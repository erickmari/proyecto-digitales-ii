==> flow/design.v <==
module peripheral (
    input wire RESET,            
    input wire [15:0] RD_DATA,   
    input wire MDC,              
    input wire MDIO_OE,          
    input wire MDIO_OUT,         
    output reg [4:0] ADDR,       
    output reg [15:0] WR_DATA,   
    output reg MDIO_DONE,        
    output reg WR_STB,           
    output reg MDIO_IN           
);
localparam IDLE = 0,           
           OP_CODE = 1,        
           REG_ADDR = 2,       
           TURNAROUND = 3,     
           WRITE_DATA = 4,     
           READ_DATA = 5;      
reg [4:0] bit_cnt;      
reg [2:0] state;        
reg op_bit;             
reg [4:0] reg_addr;     
always @(posedge MDC or negedge RESET) begin
    if (~RESET) begin
        ADDR <= 5'd0;
        WR_DATA <= 16'd0;
        MDIO_DONE <= 0;
        WR_STB  <= 0;
        MDIO_IN <= 0;
        bit_cnt <= 5'd31;
        state <= IDLE;
        reg_addr <= 5'd0;
    end else begin
        case (state)
        IDLE: begin
            ADDR <= 5'd0;
            WR_DATA <= 16'd0;
            MDIO_DONE <= 0;
            WR_STB  <= 0;
            MDIO_IN <= 0;
            reg_addr <= 5'd0;
            op_bit <= 0;
            state <= MDIO_OE && MDIO_OUT ? OP_CODE: IDLE;
        end 
        OP_CODE: begin
            op_bit <= bit_cnt == 29 ? MDIO_OUT: op_bit ;
            state <= bit_cnt == 23? REG_ADDR: OP_CODE;
        end
        REG_ADDR: begin
            reg_addr <= bit_cnt > 18? {reg_addr[3:0], MDIO_OUT}: reg_addr; 
            state <= bit_cnt == 18? TURNAROUND : REG_ADDR;
        end
        TURNAROUND: begin
            state <= bit_cnt == 16 ? op_bit? READ_DATA: WRITE_DATA: TURNAROUND; 
            ADDR  <= bit_cnt == 16 && op_bit ? reg_addr: 5'd0;
        end
        WRITE_DATA: begin
            WR_DATA[bit_cnt] <= bit_cnt < 30 ?  MDIO_OUT:0;
            WR_STB  <= bit_cnt == 31 ? 1: 0;
            MDIO_DONE <= bit_cnt == 31 ? 1: 0;
            ADDR  <= bit_cnt == 31? reg_addr: 5'd0;
            state <= bit_cnt == 30 ? IDLE: WRITE_DATA;
        end
        READ_DATA: begin
            MDIO_DONE <= bit_cnt == 31 ? 1: 0;
            MDIO_IN <=  bit_cnt < 30 ? RD_DATA[bit_cnt]: 0;
            ADDR  <= bit_cnt == 30? 5'd0 : reg_addr;
            state <= bit_cnt == 30 ? IDLE: READ_DATA;
        end
        default : state <= IDLE;
        endcase
        bit_cnt <= state == IDLE ? ~MDIO_OE ? 5'd31 : bit_cnt - 1: bit_cnt - 1;
    end
end
endmodule
### Tool chain data of peripheral

The steps from the RTL of peripheral to its reports follow in flow order.
Lines are those of the file above, counted from 1.
Cell names lack the library's common part.
Not given: -

| inputs | value |
|---|---|
| top module | peripheral |
| clock | MDC |
| library | sky130hd |
| library corner | tt_025C_1v80 |

### Word level

Yosys after proc, flatten, opt, wreduce and memory -nomap, before mapping. Memory bits, and registers merged into a memory's read port (data or address), are not among the register bits. Print and check cells are not counted. Equal cells are merged and count once.

| word-level totals | value |
|---|---|
| cells after elaboration | 69 |
| input bits | 20 |
| output and inout bits | 24 |
| bits in registers | 38 |

| cells by class | value |
|---|---|
| bitwise operators | 3 |
| multiplexer cells | 25 |
| add/subtract/negate cells | 2 |
| order comparisons | 2 |
| shifts and indexed selects | 3 |
| reduce/logical cells | 12 |
| equal/unequal tests | 13 |

Operators with widths:

| cell | number |
|---|---|
| parallel mux 16 bit (select 2 bit) | 1 |
| equality test 5 bit with constant B | 6 |
| two-way mux 5 bit | 6 |
| parallel mux 5 bit (select 4 bit) | 1 |
| parallel mux 3 bit (select 6 bit) | 1 |
| variable shift 1 x 6 -> 16 bit | 1 |
| variable shift 1 x 6 -> 16 bit with constant A | 1 |
| AND 16 bit | 1 |
| bitwise OR 16 bit | 1 |
| indexed select 16 x 5 -> 1 bit | 1 |
| inverter 16 bit | 1 |
| parallel mux 5 bit (select 2 bit) | 1 |
| two-way mux 3 bit | 3 |
| nonzero test 2 bit | 4 |
| parallel mux 1 bit (select 2 bit) | 4 |
| two-way mux 1 bit | 7 |
| equality test 3 x 2 -> 1 bit with constant B | 2 |
| equality test 3 bit with constant B | 2 |
| negation 5 -> 6 bit | 1 |
| subtractor 5 x 1 -> 5 bit with constant B | 1 |
| greater-than comparator 5 bit with constant B | 1 |
| < comparator 5 bit with constant B | 1 |
| inequality test 2 bit with constant B | 2 |
| nonzero test 4 bit | 1 |
| equality test 3 x 1 -> 1 bit with constant B | 1 |
| zero test 3 bit | 1 |
| AND reduction 3 bit | 1 |
| nonzero test 3 bit | 1 |

Not listed: further kinds 4, cells in them 5.

### Logic depth

Depth = most cells in a row (Yosys ltp): at word level without a register or memory, in the mapped netlist without a sequential cell, where the memories' decode and read muxes count.

| depth | value |
|---|---|
| word-level depth | 6 |
| ABC_AREA | 0 |
| gate-level depth with buffers | 9 |
| gate-level depth less buffers | 8 |

### Synthesis result

Source: synth_stat.txt of the flow (Yosys; design flattened, memories mapped). It holds for the ABC_AREA given above (unset counts as 0); a run with the other value may have another netlist.

| mapped netlist | value |
|---|---|
| chip area (Yosys) | 0.0021433 mm2 |
| flip-flops | 41 |
| buffers | 9 |
| standard cells after synthesis | 215 |

Cells by type:

| cell | number | area in all (um2) |
|---|---|---|
| dfrtp_1 | 34 | 850.816 |
| dfstp_2 | 6 | 157.651 |
| nand2_1 | 40 | 150.144 |
| mux2i_1 | 9 | 90.086 |
| o211ai_1 | 12 | 90.086 |
| o21ai_0 | 16 | 80.077 |
| ha_1 | 5 | 62.56 |
| a22o_1 | 6 | 52.55 |
| nand3_1 | 8 | 40.038 |
| inv_1 | 9 | 33.782 |
| nand4_1 | 5 | 31.28 |
| edfxtp_1 | 1 | 30.029 |
| nor2_1 | 8 | 30.029 |
| o31ai_1 | 4 | 30.029 |
| nand2b_1 | 4 | 25.024 |
| buf_6 | 2 | 22.522 |
| mux4_2 | 1 | 22.522 |
| o31ai_4 | 1 | 21.27 |

Not listed: further types 29, cells in them 44.

### Worst setup path after synthesis

Source: OpenSTA report_checks on the synthesized netlist (no wires, ideal clock, input and output delay 20% of the period each), path of least setup slack; recovery checks are left aside. Register names are those of the netlist, which keeps one name where synthesis merged equal registers.

| timing post-synthesis | value |
|---|---|
| path kind | register to register |
| start point | register bit_cnt[0] |
| end point | register WR_DATA[12] |
| arrival | 2.172 ns |
| period | 4.04 ns |
| driving pins on the path | 10 |
| path buffers | 1 |
| time at the first pin | 0.000 ns |
| delay of the path | 2.302 ns |
| slack | 1.737 ns |
| synthesis period reached | 2.303 ns |

"delay of the path" is the arrival time less input delay plus setup time.
"driving pins on the path": output pins that drive a net of the path, with the launching flip-flop's if there is one; two outputs of one cell count as two.
"synthesis period reached" = period - worst setup slack (recovery checks aside). The figure is calculated, with input and output delays left at 20% of the set period.
The rows between start and end are the longest chain of elaborated cells between them; the timing report does not say that the signal goes this way. Where chains are equally long, one stands for them.
A line is the first line of the expression or statement that the cell stems from. Yosys adds cells for indexed reads and writes and turns some case tables into memories.
At most two assigning lines are given for a register; there are more.

| between the ends, post-synthesis | value |
|---|---|
| cells stage by stage | dfstp_2 > buf_2 > inv_1 > ha_1 > and2_1 > ha_1 > inv_1 > o211ai_1 > nand2b_1 > mux2i_1 |
| length of the longest elaborated chain | 6 |
| elaborated cells between the ends (all ways) | 9 |

RTL lines, path post-synthesis:

| item | line | source |
|---|---|---|
| from (decl) | 19 | `reg [4:0] bit_cnt;` |
| from (assign) | 30 | `bit_cnt <= 5'd31;` |
| from (assign) | 72 | `bit_cnt <= state == IDLE ? ~MDIO_OE ? 5'd31 : bit_cnt - 1: bit_cnt - 1;` |
| negation 5 -> 6 bit | 58 | `WR_DATA[bit_cnt] <= bit_cnt < 30 ?  MDIO_OUT:0;` |
| variable shift 1 x 6 -> 16 bit | 58 |  |
| inverter 16 bit | 58 |  |
| AND 16 bit | 58 |  |
| bitwise OR 16 bit | 58 |  |
| parallel mux 16 bit (select 2 bit) | 34 | `case (state)` |
| to (assign) | 37 | `WR_DATA <= 16'd0;` |
| to (assign) | 58 |  |
| to (decl) | 8 | `output reg [15:0] WR_DATA,` |

### Path in the finished layout

From the final timing report of record 1: the path of least setup slack in the routed layout; clock arrival at registers is part of the times.

| timing post-layout | value |
|---|---|
| path kind | register to register |
| start point | register bit_cnt[0] |
| end point | register WR_DATA[12] |
| driving pins on the path | 9 |
| period | 4.56 ns |
| slack | 1.92 ns |
| time at the first pin | 0.29 ns |
| arrival | 2.81 ns |
| path buffers | 0 |

The rows between start and end are the longest chain of elaborated cells between them; the timing report does not say that the signal goes this way. Where chains are equally long, one stands for them.
At most two assigning lines are given for a register; there are more.

| between the ends, post-layout | value |
|---|---|
| cells stage by stage | dfstp_2 > inv_1 > ha_1 > and2_1 > ha_1 > inv_1 > o211ai_1 > nand2b_1 > mux2i_1 |
| length of the longest elaborated chain | 6 |
| elaborated cells between the ends (all ways) | 9 |

RTL lines, path post-layout:

| item | line | source |
|---|---|---|
| from (decl) | 19 | `reg [4:0] bit_cnt;` |
| from (assign) | 30 | `bit_cnt <= 5'd31;` |
| from (assign) | 72 | `bit_cnt <= state == IDLE ? ~MDIO_OE ? 5'd31 : bit_cnt - 1: bit_cnt - 1;` |
| negation 5 -> 6 bit | 58 | `WR_DATA[bit_cnt] <= bit_cnt < 30 ?  MDIO_OUT:0;` |
| variable shift 1 x 6 -> 16 bit | 58 |  |
| inverter 16 bit | 58 |  |
| AND 16 bit | 58 |  |
| bitwise OR 16 bit | 58 |  |
| parallel mux 16 bit (select 2 bit) | 34 | `case (state)` |
| to (assign) | 37 | `WR_DATA <= 16'd0;` |
| to (assign) | 58 |  |
| to (decl) | 8 | `output reg [15:0] WR_DATA,` |

## Implementation results

2 stored runs of peripheral in the flow (synthesis by Yosys, layout by OpenROAD, sky130hd cells), in arbitrary order. Constraints: input delay and output delay 20% of the set period each, output load 0.01 pF.
By "period reached" is meant the clock period of the run minus its worst setup slack. This is arithmetic on one report: input and output delays are still those of the set period (20% each).
"allowed time less slack (worst setup path)": the worst setup path's part of the clock period (all of it between registers, 20% less for each end at a port) less its slack. A launch clock that arrives late makes it longer, a capture clock that arrives late makes it shorter.
"total design power" is the tool's figure for a default switching activity; nothing was simulated.
Settings: . = not set for that run.

| item | record 1 | record 2 |
|---|---|---|
| period_ns | 4.56 | 4.5 |
| CAP_MARGIN | 20 | 20 |
| CORE_MARGIN | 2 | 2 |
| CORE_UTILIZATION | 40 | 47 |
| SLEW_MARGIN | 20 | 0 |
| SETUP_SLACK_MARGIN | . | 0.15 |
| PLACE_DENSITY | . | 0.41 |
| CELL_PAD_IN_SITES_GLOBAL_PLACEMENT | . | 1 |
| TNS_END_PERCENT | . | 15 |
| ABC_AREA | . | 1 |
| GPL_ROUTABILITY_DRIVEN | . | 1 |
| MAX_ROUTING_LAYER | . | met4 |
| cell area after synthesis (mm2) | 0.0021433 | 0.0024148 |
| overall die area (mm2) | 0.0059598 | 0.0057275 |
| standard-cell area after routing (mm2) | 0.0026863 | 0.0030016 |
| utilization after layout (%) | 52.3 | 59.5 |
| worst setup slack after layout (ns) | 1.921 | 1.984 |
| sum of negative setup slack (ns) | 0.000 | 0.000 |
| worst hold slack after layout (ns) | 0.482 | 0.472 |
| total design power (mW) | 1.539 | 1.864 |
| period reached (ns) | 2.639 | 2.516 |
| allowed time less slack (worst setup path) (ns) | 2.64 | 2.52 |
| critical path type | register to register | register to register |
